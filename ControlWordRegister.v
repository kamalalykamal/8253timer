==> flow/design.v <==
module ControlWordRegister(	
inout [7:0]Data,
input WriteSignal,
input  [5:0] ControlWord0i, 
input  [5:0] ControlWord1i, 
input  [5:0] ControlWord2i,
output [5:0] ControlWord0o, 
output [5:0] ControlWord1o, 
output [5:0] ControlWord2o,
input  [2:0] EnableCounterLatchi, 
output [2:0] EnableCounterLatcho, 
input  [2:0] EnableStatusLatchi, 
output [2:0] EnableStatusLatcho
);
reg [7:0] ControlWord;
always @(posedge WriteSignal) begin
	ControlWord = Data;
end
assign ControlWord0o = (ControlWord[7:6] == 2'b00) ? ControlWord[5:0] : ControlWord0i;
assign ControlWord1o = (ControlWord[7:6] == 2'b01) ? ControlWord[5:0] : ControlWord1i;
assign ControlWord2o = (ControlWord[7:6] == 2'b10) ? ControlWord[5:0] : ControlWord2i;
assign EnableStatusLatcho = (ControlWord[7:6] == 2'b11 && ControlWord[4]==1'b0 && WriteSignal=='b1) ? ControlWord[3:1] : EnableStatusLatchi;
assign EnableCounterLatcho = (ControlWord[7:6] == 2'b11 && ControlWord[5]==1'b0 && WriteSignal=='b1) ? ControlWord[3:1] : EnableCounterLatchi;
endmodule
* Step by step through the tools: ControlWordRegister
What the tools print for ControlWordRegister, step after step.
Line numbers count from 1 in the design file above.
A cell with -- has no value.
- Top :: ControlWordRegister
- Clock input :: WriteSignal
- Standard-cell library :: sky130hd
- Corner :: tt_025C_1v80

* Word-level counts
Yosys after proc, flatten, opt, wreduce and memory -nomap, before mapping. Enables and synchronous resets that opt folds into registers are not counted as muxes. Memory bits, and registers merged into a memory's read port (data or address), are not among the register bits. Print and check cells are not counted. Equal cells are merged and count once.
- Output and inout bits :: 32
- Input bits :: 25
- Register bits :: 8
- Cells after elaboration :: 16
- Muxes and demuxes :: 5
- Eq/ne operators :: 3
- Reduce/logical cells :: 5
- Bitwise logic cells :: 2
** Operator list (number)
- 6-bit two-way mux :: 3
- 3-bit two-way mux :: 2
- 1-bit logical AND :: 4
- 2-bit == test with constant B :: 2
- 1-bit inverter :: 2
- 2-bit by 1-bit == test with 1-bit output with constant B :: 1
- 2-bit zero test :: 1

* Logic depth
Longest topological path by Yosys (ltp), each cell counted once; first at word level (registers and memories cut), then after technology mapping (sequential cells cut; the memories' decode and read muxes count).
- Depth after elaboration :: 4
- ABC_AREA :: 0
- Mapped depth :: 3
- Mapped depth without buffers :: 2

* Netlist
The flow's flattened synthesis, as Yosys stat reports it; memories are mapped. The netlist is that of the ABC_AREA named above (0 if unset); the other value can give another one.
The area totals of this step are shown rounded.
** Cell types
- sky130_fd_sc_hd__mux2_4 :: number 12, area in all 180.173 µm²
- sky130_fd_sc_hd__dfxtp_1 :: number 8, area in all 160.154 µm²
- sky130_fd_sc_hd__mux2_2 :: number 12, area in all 135.13 µm²
- sky130_fd_sc_hd__nand4b_1 :: number 2, area in all 17.517 µm²
- sky130_fd_sc_hd__buf_4 :: number 2, area in all 15.014 µm²
- sky130_fd_sc_hd__nand2b_1 :: number 2, area in all 12.512 µm²
- sky130_fd_sc_hd__nor2_2 :: number 1, area in all 6.256 µm²
- Cell count :: 39
- Sequential part of the area :: 0.0001602 mm²
- Cell area after synthesis :: 0.0005268 mm²
- Flip-flops :: 8
- Buffers :: 2

Memo
Re: implementation data of ControlWordRegister

2 stored runs of ControlWordRegister in the flow (synthesis by Yosys, layout by OpenROAD, sky130hd cells), in arbitrary order. Constraints: input delay and output delay 20% of the set period each, output load 0.01 pF.

** Flow run 1
- Settings :: period_ns=1.39; SETUP_SLACK_MARGIN=0.09; CAP_MARGIN=20; CORE_MARGIN=2; CORE_UTILIZATION=40; SLEW_MARGIN=20
- Outcome :: did not finish, clock tree synthesis stopped with DPL-0038

** Flow run 2
- Settings :: period_ns=2.17; CORE_UTILIZATION=68; SETUP_SLACK_MARGIN=0.62; PLACE_DENSITY=0.58; CELL_PAD_IN_SITES_DETAIL_PLACEMENT=2; GPL_TIMING_DRIVEN=0; GPL_ROUTABILITY_DRIVEN=0; MIN_ROUTING_LAYER=met2; CAP_MARGIN=20; CORE_MARGIN=2; SLEW_MARGIN=20
- Outcome :: did not finish, floorplanning stopped with PDN-0185
